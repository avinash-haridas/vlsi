==> flow/design.v <==
module traffic_light_fsm (
    input clk,
    input rst,          
    output reg NS_red,  
    output reg NS_yellow,
    output reg NS_green,
    output reg EW_red,  
    output reg EW_yellow,
    output reg EW_green  
);
    parameter S1_NSG_EWR = 2'b00;
    parameter S2_NSY_EWR = 2'b01;
    parameter S3_NSR_EWG  = 2'b10;
    parameter S4_NSR_EWY = 2'b11;
    parameter GREEN_TIME = 10; 
    parameter YELLOW_TIME = 3; 
    reg [1:0] PS, NS;
    reg [31:0] timer; 
    always @(posedge clk) begin
        if (rst)
            PS <= S1_NSG_EWR;
        else
            PS <= NS;
    end
    always @(*) begin
        case (PS)
            S1_NSG_EWR: 
                if (timer == GREEN_TIME)
                    NS = S2_NSY_EWR;
                else
                    NS = S1_NSG_EWR;
            S2_NSY_EWR: 
                if (timer == YELLOW_TIME)
                    NS = S3_NSR_EWG ;
                else
                    NS = S2_NSY_EWR;
            S3_NSR_EWG : 
                if (timer == GREEN_TIME)
                    NS = S4_NSR_EWY;
                else
                    NS = S3_NSR_EWG ;
            S4_NSR_EWY: 
                if (timer == YELLOW_TIME)
                    NS = S1_NSG_EWR;
                else
                    NS = S4_NSR_EWY;
            default: NS = S1_NSG_EWR;
        endcase
    end
    always @(posedge clk) begin
        if (rst)
            timer <= 0;
        else if (PS != NS)
            timer <= 0;
        else
            timer <= timer + 1;
    end
    always @(*) begin
        case (PS)
            S1_NSG_EWR: begin
                NS_green = 1;
                NS_yellow = 0;
                NS_red = 0;
                EW_green = 0;
                EW_yellow = 0;
                EW_red = 1;
            end
            S2_NSY_EWR: begin
                NS_green = 0;
                NS_yellow = 1;
                NS_red = 0;
                EW_green = 0;
                EW_yellow = 0;
                EW_red = 1;
            end
            S3_NSR_EWG : begin
                NS_green = 0;
                NS_yellow = 0;
                NS_red = 1;
                EW_green = 1;
                EW_yellow = 0;
                EW_red = 0;
            end
            S4_NSR_EWY: begin
                NS_green = 0;
                NS_yellow = 0;
                NS_red = 1;
                EW_green = 0;
                EW_yellow = 1;
                EW_red = 0;
            end
            default: begin
                NS_green = 0;
                NS_yellow = 0;
                NS_red = 1;
                EW_green = 0;
                EW_yellow = 0;
                EW_red = 1;
            end
        endcase
    end
endmodule
module TF_tb ();
    reg clk=0, rst;
    wire NS_red, NS_yellow, NS_green, EW_red, EW_yellow, EW_green;
    traffic_light_fsm dut (clk, rst, NS_red, NS_yellow, NS_green, EW_red, EW_yellow, EW_green);
    always #5 clk = ~clk;
    initial begin
        rst = 1;
        #10;
        rst = 0;
    end
    initial begin
        $monitor("Time=%0t | NS_red=%b NS_yellow=%b NS_green=%b | EW_red=%b EW_yellow=%b EW_green=%b", $time, NS_red, NS_yellow, NS_green, EW_red, EW_yellow, EW_green);
    end
endmodule
# ---- Tool chain data of traffic_light_fsm
# What the tools print for traffic_light_fsm, step after step.
# Line numbers count from 1 in the design file above.
# Operators: Yosys type, input widths -> output width; for muxes data width and select width s.
# Library cell names are shortened.
# The mark - stands for no value.
dict set report setup {
  top {traffic_light_fsm}
  clk_port {clk}
  lib {sky130hd}
  corner {tt_025C_1v80}
}

# ---- Elaborated design
# Source: Yosys, flattened and elaborated, memories not mapped. Widths are those after wreduce. Registers that Yosys merges into a memory's read port (data or address) are not register bits. Print and check cells do not count.
dict set report word_totals {
  output_inout_bits 6
  memories 0
  regBits 34
  clocked_rd_ports_x_width 0
  word_cells 28
  latch_bits 0
  ram_bits 0
  rom_bits 0
  input_bits 2
}
dict set report classes {
  shifts 0
  n_mux 11
  n_reduce_logical 8
  multipliers 0
  n_div 0
  n_addsub 1
  logic 0
  eq_ne 6
  compare 0
}
# op count
set op_table {}
lappend op_table {{$add 32x1->32 const B} 1}
lappend op_table {{$eq 32x2->1 const B} 1}
lappend op_table {{$eq 32x4->1 const B} 1}
lappend op_table {{$reduce_or 3->1} 4}
lappend op_table {{$pmux 1 s2} 6}
lappend op_table {{$pmux 2 s4} 1}
lappend op_table {{$reduce_or 2->1} 3}
lappend op_table {{$eq 2x2->1 const B} 2}
lappend op_table {{$mux 2} 2}
lappend op_table {{$eq 2x1->1 const B} 1}
lappend op_table {{$ne 2x2->1} 1}
lappend op_table {{$logic_not 2->1} 1}
lappend op_table {{$mux 1} 2}

# ---- Depth
# Longest topological path by Yosys (ltp), each cell counted once; first at word level (registers and memories cut), then after technology mapping (sequential cells cut; the memories' decode and read muxes count).
dict set report depth {
  ltp_word 5
  abc_area 0
  mapped_depth 7
  mapped_depth_nobuf 5
}

# ---- Netlist
# The flow's flattened synthesis, as Yosys stat reports it; memories are mapped. The netlist is that of the ABC_AREA named above (0 if unset); the other value can give another one.
# Totals and module areas in this step are rounded.
dict set report synth_totals {
  mapped_area_um2 1680
  ffs 34
  sequential_area_um2 681
  buf_cells 12
  cells 203
}
# cell count type_area_um2
set by_type {}
lappend by_type {dfxtp_1 34 680.653}
lappend by_type {nor2_1 23 86.333}
lappend by_type {a21oi_1 17 85.082}
lappend by_type {or4_1 10 75.072}
lappend by_type {xnor2_1 8 70.067}
lappend by_type {o31ai_1 9 67.565}
lappend by_type {nand3_1 12 60.058}
lappend by_type {or3_1 9 56.304}
lappend by_type {nand4_1 8 50.048}
lappend by_type {nor4_1 8 50.048}
lappend by_type {o21ai_0 10 50.048}
lappend by_type {xor2_1 4 35.034}
lappend by_type {nand2_1 9 33.782}
lappend by_type {inv_1 8 30.029}
lappend by_type {and4_1 3 26.275}
lappend by_type {clkbuf_1 7 26.275}
lappend by_type {ha_1 2 25.024}
lappend by_type {nor3_1 5 25.024}
# Not listed: further types 12, cells in them 17.

# ---- Worst setup path after synthesis
# Path of least setup slack by OpenSTA after synthesis, without wires, with an ideal clock, recovery checks aside; 20% of the period is set as input and as output delay. Where synthesis merged equal registers, the netlist keeps one of their names.
dict set report synth_path {
  kind {reg2reg}
  start {reg timer[0]}
  end {reg timer[24]}
  setup_slack_ps 22
  clock_period_ps 1960
  t_arrival_ps 1868
  required_ps 1889
  stages 7
  delay_ps 1939
  setup_ps 71
  path_buffers 1
  launch_ps 0
  period_less_setup_slack_ps 1938
}
# "delay_ps" is the arrival time less input delay plus setup time.
# "stages" counts driving pins, that of a launching flip-flop among them; a cell with two outputs on the path counts twice.
# "period_less_setup_slack_ps" = period - worst setup slack (recovery checks aside). The figure is calculated, with input and output delays left at 20% of the set period.
# The rows between start and end are the longest chain of elaborated cells between them; the timing report does not say that the signal goes this way. Where chains are equally long, one stands for them.
# Each line given opens the expression or statement behind the cell; cells for indexed reads and writes are added by Yosys, which also makes memories of some case tables.
# At most two assigning lines are given for a register; there are more.
dict set report synth_between {
  path_cell_list {dfxtp_1 -> ha_1 -> nand2_1 -> or4_1 -> buf_2 -> or4_1 -> a21oi_1}
  elab_chain_cells 5
  cone_cells 10
  cone_classes {1 x add/sub; 3 x eq/ne; 5 x mux; 1 x reduce/logical}
}
# element line_no
set synth_rtl {}
lappend synth_rtl {{start: declaration} 18} ;# reg [31:0] timer;
lappend synth_rtl {{start: assignment} 52} ;# timer <= 0;
lappend synth_rtl {{start: assignment} 56} ;# timer <= timer + 1;
lappend synth_rtl {{$eq 32x2->1} 43} ;# if (timer == YELLOW_TIME)
lappend synth_rtl {{$mux 2} 43}
lappend synth_rtl {{$pmux 2 s4} 26} ;# case (PS)
lappend synth_rtl {{$ne 2x2->1} 53} ;# else if (PS != NS)
lappend synth_rtl {{$reduce_or 2->1} -}
lappend synth_rtl {{end: assignment} 52}
lappend synth_rtl {{end: assignment} 56}
lappend synth_rtl {{end: declaration} 18}

# ---- Timing after layout
# Path of least setup slack in the final report of flow run A (OpenROAD, finished layout, wires in). Where an end is a register, its clock arrival counts in the times.
# The report prints the path's times to 10 ps; the period is as set.
dict set report layout_path {
  kind {reg2reg}
  start {reg timer[0]}
  end {reg timer[22]}
  setup_ps 60
  clock_period_ps 2870
  setup_slack_ps 500
  launch_ps 290
  stages 6
  t_arrival_ps 2590
  path_buffers 0
  required_ps 3090
}
# The rows between start and end are the longest chain of elaborated cells between them; the timing report does not say that the signal goes this way. Where chains are equally long, one stands for them.
# At most two assigning lines are given for a register; there are more.
dict set report layout_between {
  path_cell_list {dfxtp_1 -> ha_1 -> nand2_1 -> or4_1 -> or4_1 -> a21oi_1}
  elab_chain_cells 5
  cone_cells 10
  cone_classes {1 x add/sub; 3 x eq/ne; 5 x mux; 1 x reduce/logical}
}
# element line_no
set layout_rtl {}
lappend layout_rtl {{start: declaration} 18} ;# reg [31:0] timer;
lappend layout_rtl {{start: assignment} 52} ;# timer <= 0;
lappend layout_rtl {{start: assignment} 56} ;# timer <= timer + 1;
lappend layout_rtl {{$eq 32x2->1} 43} ;# if (timer == YELLOW_TIME)
lappend layout_rtl {{$mux 2} 43}
lappend layout_rtl {{$pmux 2 s4} 26} ;# case (PS)
lappend layout_rtl {{$ne 2x2->1} 53} ;# else if (PS != NS)
lappend layout_rtl {{$reduce_or 2->1} -}
lappend layout_rtl {{end: assignment} 52}
lappend layout_rtl {{end: assignment} 56}
lappend layout_rtl {{end: declaration} 18}

==> results <==
Settings and measured results of 2 stored flow runs for module traffic_light_fsm (sky130hd), not sorted in any way. The constraints put input and output delay at 20% of the set period each and load the outputs with 0.01 pF.
"achievedPeriod_ps" is the run's clock period less its worst setup slack. It is reckoned from that one timing run; input and output delays stay at 20% of the period that was set.
"final_power_w" rests on the timing tool's default activity at the inputs, not on a simulated workload.
Measured values are rounded.

# flow run A
==> flow/run.sh <==
#!/bin/bash
# the make line also repeats the synthesis and layout settings of config.mk as NAME=value (left out here)
make -C /OpenROAD-flow-scripts/flow DESIGN_CONFIG=/design/flow/config.mk WORK_HOME=/design/flow/orfs CLKGATE_MAP_FILE= finish
==> flow/config.mk <==
export PLATFORM = sky130hd
export DESIGN_NAME = traffic_light_fsm
export DESIGN_NICKNAME = traffic_light_fsm
export VERILOG_FILES = /design/flow/design.v
export SDC_FILE = /design/flow/constraint.sdc
export NUM_CORES = 4
export LEC_CHECK = 0
export CAP_MARGIN = 20
export CELL_PAD_IN_SITES_DETAIL_PLACEMENT = 2
export CELL_PAD_IN_SITES_GLOBAL_PLACEMENT = 3
export CORE_MARGIN = 2
export CORE_UTILIZATION = 31
export GPL_ROUTABILITY_DRIVEN = 0
export PLACE_DENSITY = 0.73
export SLEW_MARGIN = 20
export TNS_END_PERCENT = 55
==> flow/constraint.sdc <==
create_clock -name core_clock -period 2.87 [get_ports {clk}]
set_input_delay 0.5740 -clock core_clock [delete_from_list [all_inputs] [get_ports {clk}]]
set_output_delay 0.5740 -clock core_clock [all_outputs]
set_load 0.01 [all_outputs]

==> flow run A: results <==
yosys_chip_area_um2=1680
final_die_area_um2=6020
post_route_stdcell_area_um2=1920
final_util_pct=37.0
worst_setup_slack_ps=500
timing.setup.tns_ps=0
final_hold_ws_ps=514
final_power_w=0.000946
achievedPeriod_ps=2370

# flow run B
==> flow/run.sh <==
#!/bin/bash
# the make line also repeats the synthesis and layout settings of config.mk as NAME=value (left out here)
make -C /OpenROAD-flow-scripts/flow DESIGN_CONFIG=/design/flow/config.mk WORK_HOME=/design/flow/orfs CLKGATE_MAP_FILE= finish
==> flow/config.mk <==
export PLATFORM = sky130hd
export DESIGN_NAME = traffic_light_fsm
export DESIGN_NICKNAME = traffic_light_fsm
export VERILOG_FILES = /design/flow/design.v
export SDC_FILE = /design/flow/constraint.sdc
export NUM_CORES = 4
export LEC_CHECK = 0
export CAP_MARGIN = 20
export CORE_MARGIN = 2
export CORE_UTILIZATION = 38
export GPL_TIMING_DRIVEN = 0
export MIN_ROUTING_LAYER = met2
export PLACE_DENSITY_LB_ADDON = 0.12
export SETUP_SLACK_MARGIN = -0.2
export SLEW_MARGIN = 15
export TNS_END_PERCENT = 60
==> flow/constraint.sdc <==
create_clock -name core_clock -period 2.44 [get_ports {clk}]
set_input_delay 0.4880 -clock core_clock [delete_from_list [all_inputs] [get_ports {clk}]]
set_output_delay 0.4880 -clock core_clock [all_outputs]
set_load 0.01 [all_outputs]

==> flow run B: results <==
yosys_chip_area_um2=1680
final_die_area_um2=4960
post_route_stdcell_area_um2=1900
final_util_pct=44.3
worst_setup_slack_ps=132
timing.setup.tns_ps=0
final_hold_ws_ps=495
final_power_w=0.00103
achievedPeriod_ps=2308
